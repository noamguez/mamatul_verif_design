==> flow/design.v <==
`resetall               
`timescale 1ns/10ps    
module pe #(   
	parameter BUS_WIDTH = 8,
   parameter DATA_WIDTH = 16  
)
( 
   input   wire    [DATA_WIDTH-1:0]  ain,          
   input   wire    [DATA_WIDTH-1:0]  bin,          
   input   wire                      reset,        
   input   wire                      clk,          
   input   wire                      start,        
   input   wire                      mode,         
   input   wire    [BUS_WIDTH-1:0]  cin,          
   output  reg     [DATA_WIDTH-1:0]  aout,         
   output  reg     [DATA_WIDTH-1:0]  bout,         
   output  reg     [BUS_WIDTH-1:0]  result_out,    
   output  wire 				  flag_o       
);
reg [BUS_WIDTH-1:0] result, mul; 
reg [BUS_WIDTH-1:0] result_w_bias;
reg [BUS_WIDTH-1:0] a_in_se, b_in_se;  
reg flag,flag_temp, msb_mul, flag_bias;      
reg msb_res;    
assign flag_o = flag;
always @(posedge clk, negedge reset) begin: ACCOMULATOR  
if(reset==0) begin  
  result<=0; 
  mul <= 0;
  flag <=0;
  flag_bias<=0;
  flag_temp <=0;
end  
else if(start==1) begin 
  mul <= a_in_se *  b_in_se;
  msb_mul <= mul[BUS_WIDTH-1];
  msb_res <= result[BUS_WIDTH-1];
  result <= result+ mul; 
  result_w_bias<=result+cin;
  if(msb_mul==msb_res)
    flag_temp <= result[BUS_WIDTH-1]^(msb_mul&msb_res);
  if (mode && cin[BUS_WIDTH-1]==result[BUS_WIDTH-1])
      flag_bias <= result_w_bias[BUS_WIDTH-1]^(result[BUS_WIDTH-1]);
  flag <= flag | flag_temp | flag_bias;
end 
else begin
  result<=0; 
  mul <= 0;
  flag <=0;
  flag_temp <=0;
  end
end 
always @(posedge clk, negedge reset) begin: register_for_AB  
if(reset==0) begin 
  aout<=0; 
  bout<= 0; 
end
else if(start==1) begin 
  aout<=ain; 
  bout<=bin; 
end 
end 
always @* begin
  a_in_se[DATA_WIDTH-1:0]<=ain; 
  b_in_se[DATA_WIDTH-1:0]<=bin; 
  a_in_se[BUS_WIDTH-1:DATA_WIDTH]<={(BUS_WIDTH-DATA_WIDTH){ain[DATA_WIDTH-1]}};
  b_in_se[BUS_WIDTH-1:DATA_WIDTH]<={(BUS_WIDTH-DATA_WIDTH){bin[DATA_WIDTH-1]}};
end 
always @* begin: addbias  
  case(mode)
      1'b1: result_out = result_w_bias;  
    default: result_out = result;     
  endcase  
  end 
endmodule  
Reports on pe
What the tools print for pe, step after step.
Line numbers count from 1 in the design file above.
Operators: Yosys type, input widths -> output width; for muxes data width and select width s.
Not given: n/a
- top module: pe
- clock: clk
- cell library: sky130hd
- timing corner: tt_025C_1v80

Elaborated design
Source: Yosys, flattened and elaborated, memories not mapped. Widths are those after wreduce. Registers that Yosys merges into a memory's read port (data or address) are not register bits. Print and check cells do not count. Equal cells are merged and count once.
- multiplexer cells: 6
- noted bitwise logic cells: 5
- multiply operators at 1
- equal/unequal tests: 3
- noted reductions and logical operators: 3
- $add $sub $neg at 2
- operators with widths (cell ; count):
    $mul 7x7->8 ; 1
    $mux 8 ; 3
    $add 8x8->8 ; 2
    $reduce_and 2->1 ; 2
    $mux 1 ; 3
    $eq 1x1->1 ; 2
    $or 1x1->1 ; 2
    $xor 1x1->1 ; 2
    $ne 2x1->1 const B ; 1
    $and 1x1->1 ; 1
    $logic_and 1x1->1 ; 1
- noted output and inout port bits: 41
- elaborated cells: 30
- bits of input ports: 44
- noted bits in registers: 61

Logic depth
Yosys ltp: most cells in a row. Word level: on the elaborated netlist, between registers, memories and ports. Mapped: between sequential cells and ports; inverters and the memories' decode and read muxes count.
- noted depth after elaboration: 4
- ABC_AREA at 0
- noted depth in mapped cells: 14
- mapped depth without buffers at 14

After synthesis
The flow's flattened synthesis, as Yosys stat reports it; memories are mapped. The netlist is that of the ABC_AREA named above (0 if unset); the other value can give another one.
Totals and module areas in this step are rounded.
- chip area (Yosys) at 3550 sq um
- noted cells in the netlist: 295
- mapped flip-flops: 61
- noted buffers: 8
- cells by type (cell ; count ; total area (sq um)):
    sky130_fd_sc_hd__dfrtp_1 ; 51 ; 1.28E+03
    sky130_fd_sc_hd__mux2_1 ; 39 ; 439.171
    sky130_fd_sc_hd__ha_1 ; 29 ; 362.848
    sky130_fd_sc_hd__edfxtp_1 ; 10 ; 300.288
    sky130_fd_sc_hd__fa_1 ; 14 ; 280.269
    sky130_fd_sc_hd__and2_1 ; 32 ; 200.192
    sky130_fd_sc_hd__xnor2_1 ; 16 ; 140.134
    sky130_fd_sc_hd__nand2_1 ; 23 ; 86.333
    sky130_fd_sc_hd__xor2_1 ; 8 ; 70.067
    sky130_fd_sc_hd__inv_1 ; 17 ; 63.811
    sky130_fd_sc_hd__a21oi_1 ; 10 ; 50.048
    sky130_fd_sc_hd__a21o_1 ; 5 ; 37.536
    sky130_fd_sc_hd__clkbuf_1 ; 8 ; 30.029
    sky130_fd_sc_hd__nor2_1 ; 7 ; 26.275
    sky130_fd_sc_hd__xnor3_1 ; 1 ; 22.522
    sky130_fd_sc_hd__o21ai_0 ; 4 ; 20.019
    sky130_fd_sc_hd__o21ai_1 ; 4 ; 20.019
    sky130_fd_sc_hd__o31a_1 ; 2 ; 17.517
Not listed: further types 12, cells in them 15.

Path before layout
OpenSTA on the mapped netlist: ideal clock, no wires. The path of least setup slack (recovery checks aside). Input and output delay are each 20% of the period. Register names are those of the netlist, which keeps one name where synthesis merged equal registers.
- path type: input -> register
- start point: in ain[0]
- end point: reg mul[7]
- noted setup slack: 1.328 ns
- path buffers at 0
- clock period: 5.75 ns
- arrival: 4.303 ns
- noted delay of the path: 3.272 ns
- noted stages: 11
- required time at 5.631 ns
- input delay: 1.150 ns
- synthesis period reached: 4.422 ns
"delay of the path" is the arrival time less input delay plus setup time.
"stages" counts driving pins, that of a launching flip-flop among them; a cell with two outputs on the path counts twice.
"synthesis period reached" is the clock period less the worst setup slack; recovery checks do not enter. This is arithmetic on one report: input and output delays are still those of the set period (20% each).
Between the ends stands the longest chain of elaborated cells between them, by number of cells; it is not shown to be the way that was timed. Of several equally long chains one is given.
Each line given opens the expression or statement behind the cell; cells for indexed reads and writes are added by Yosys, which also makes memories of some case tables.
At most two assigning lines are given for a register; there are more.
- path through: sky130_fd_sc_hd__nand2_1 -> sky130_fd_sc_hd__fa_1 -> sky130_fd_sc_hd__inv_1 -> sky130_fd_sc_hd__fa_1 -> sky130_fd_sc_hd__fa_1 -> sky130_fd_sc_hd__fa_1 -> sky130_fd_sc_hd__xnor2_1 -> sky130_fd_sc_hd__xnor2_2 -> sky130_fd_sc_hd__xnor3_1 -> sky130_fd_sc_hd__xor2_1 -> sky130_fd_sc_hd__and2_1
- noted length of the longest elaborated chain: 2
- elaborated cells on any way between the ends: 2
- source lines of those cells: 2
- those cells by class: mul: 1; mux: 1
- ends and longest elaborated chain, post-synthesis (item ; RTL line ; source):
    start, declared ; 8 ; input   wire    [DATA_WIDTH-1:0]  ain,
    $mul 7x7->8 ; 35 ; mul <= a_in_se *  b_in_se;
    $mux 8 ; 34 ; else if(start==1) begin
    end, assigned ; 29 ; mul <= 0;
    end, assigned ; 35 ;
    end, declared ; 20 ; reg [BUS_WIDTH-1:0] result, mul;

Worst path after layout
Path of least setup slack in the final report of flow run A (OpenROAD, finished layout, wires in). Where an end is a register, its clock arrival counts in the times.
- path type: input -> register
- start point: in bin[2]
- end point: reg mul[7]
- input delay: 0.56 ns
- noted setup slack: -0.62 ns
- arrival: 3.64 ns
- path buffers at 2
- required time at 3.03 ns
- noted stages: 15
- clock period: 2.78 ns
Between the ends stands the longest chain of elaborated cells between them, by number of cells; it is not shown to be the way that was timed. Of several equally long chains one is given.
At most two assigning lines are given for a register; there are more.
- path through: sky130_fd_sc_hd__buf_8 -> sky130_fd_sc_hd__buf_6 -> sky130_fd_sc_hd__and2_4 -> sky130_fd_sc_hd__fa_1 -> sky130_fd_sc_hd__ha_4 -> sky130_fd_sc_hd__inv_2 -> sky130_fd_sc_hd__fa_1 -> sky130_fd_sc_hd__fa_1 -> sky130_fd_sc_hd__inv_2 -> sky130_fd_sc_hd__ha_4 -> sky130_fd_sc_hd__inv_2 -> sky130_fd_sc_hd__o21bai_1 -> sky130_fd_sc_hd__a21oi_2 -> sky130_fd_sc_hd__xor2_2 -> sky130_fd_sc_hd__and2_1
- noted length of the longest elaborated chain: 2
- elaborated cells on any way between the ends: 2
- source lines of those cells: 2
- those cells by class: mul: 1; mux: 1
- ends and longest elaborated chain, post-layout (item ; RTL line ; source):
    start, declared ; 9 ; input   wire    [DATA_WIDTH-1:0]  bin,
    $mul 7x7->8 ; 35 ; mul <= a_in_se *  b_in_se;
    $mux 8 ; 34 ; else if(start==1) begin
    end, assigned ; 29 ; mul <= 0;
    end, assigned ; 35 ;
    end, declared ; 20 ; reg [BUS_WIDTH-1:0] result, mul;

## Implementation results

Top module pe; platform sky130hd; tools Yosys and OpenROAD; 2 stored runs in no particular order. Input and output delays are each 20% of the period that was set; the output load is 0.01 pF.
"achieved period" means the clock period less the worst setup slack. The figure is calculated, with input and output delays left at 20% of the set period.
"allowed time less slack (worst setup path)": the worst setup path's part of the clock period (all of it between registers, 20% less for each end at a port) less its slack. A launch clock that arrives late makes it longer, a capture clock that arrives late makes it shorter.
"total power after layout" is the tool's figure for a default switching activity; nothing was simulated.
Measured values are rounded.

Flow run A
Settings were period_ns = 2.78; CORE_UTILIZATION = 59; PLACE_DENSITY_LB_ADDON = 0.14; CORE_ASPECT_RATIO = 1.77; CORE_MARGIN = 8; ABC_AREA = 0; GPL_ROUTABILITY_DRIVEN = 1; CTS_CLUSTER_SIZE = 58; CAP_MARGIN = 25; SLEW_MARGIN = 20
- worst slack on setup checks at -0.617 ns
- summed negative setup slack: -1.67 ns
- noted the die size: 8,860 sq um
- noted the achieved period: 3.397 ns
- area of the synthesized netlist: 3,550 sq um
- noted the allowed time less slack (worst setup path): 2.84 ns
- critical path type: input -> register
- noted the total power after layout: 3,510 uW
- standard-cell area after routing at 5,190 sq um
- post-route utilization at 89.0%

Flow run B
Settings were period_ns = 5.04; CORE_UTILIZATION = 23; SETUP_SLACK_MARGIN = -0.5; PLACE_DENSITY_LB_ADDON = 0.1; HOLD_SLACK_MARGIN = 0.04; CORE_MARGIN = 8; GPL_ROUTABILITY_DRIVEN = 1; CTS_CLUSTER_DIAMETER = 51; SLEW_MARGIN = 20; CAP_MARGIN = 20
- worst slack on setup checks at 0.468 ns
- summed negative setup slack: 0.000 ns
- noted the die size: 19,700 sq um
- noted the achieved period: 4.572 ns
- area of the synthesized netlist: 3,550 sq um
- noted the allowed time less slack (worst setup path): 3.56 ns
- critical path type: input -> register
- noted the total power after layout: 1,820 uW
- standard-cell area after routing at 4,960 sq um
- post-route utilization at 32.8%
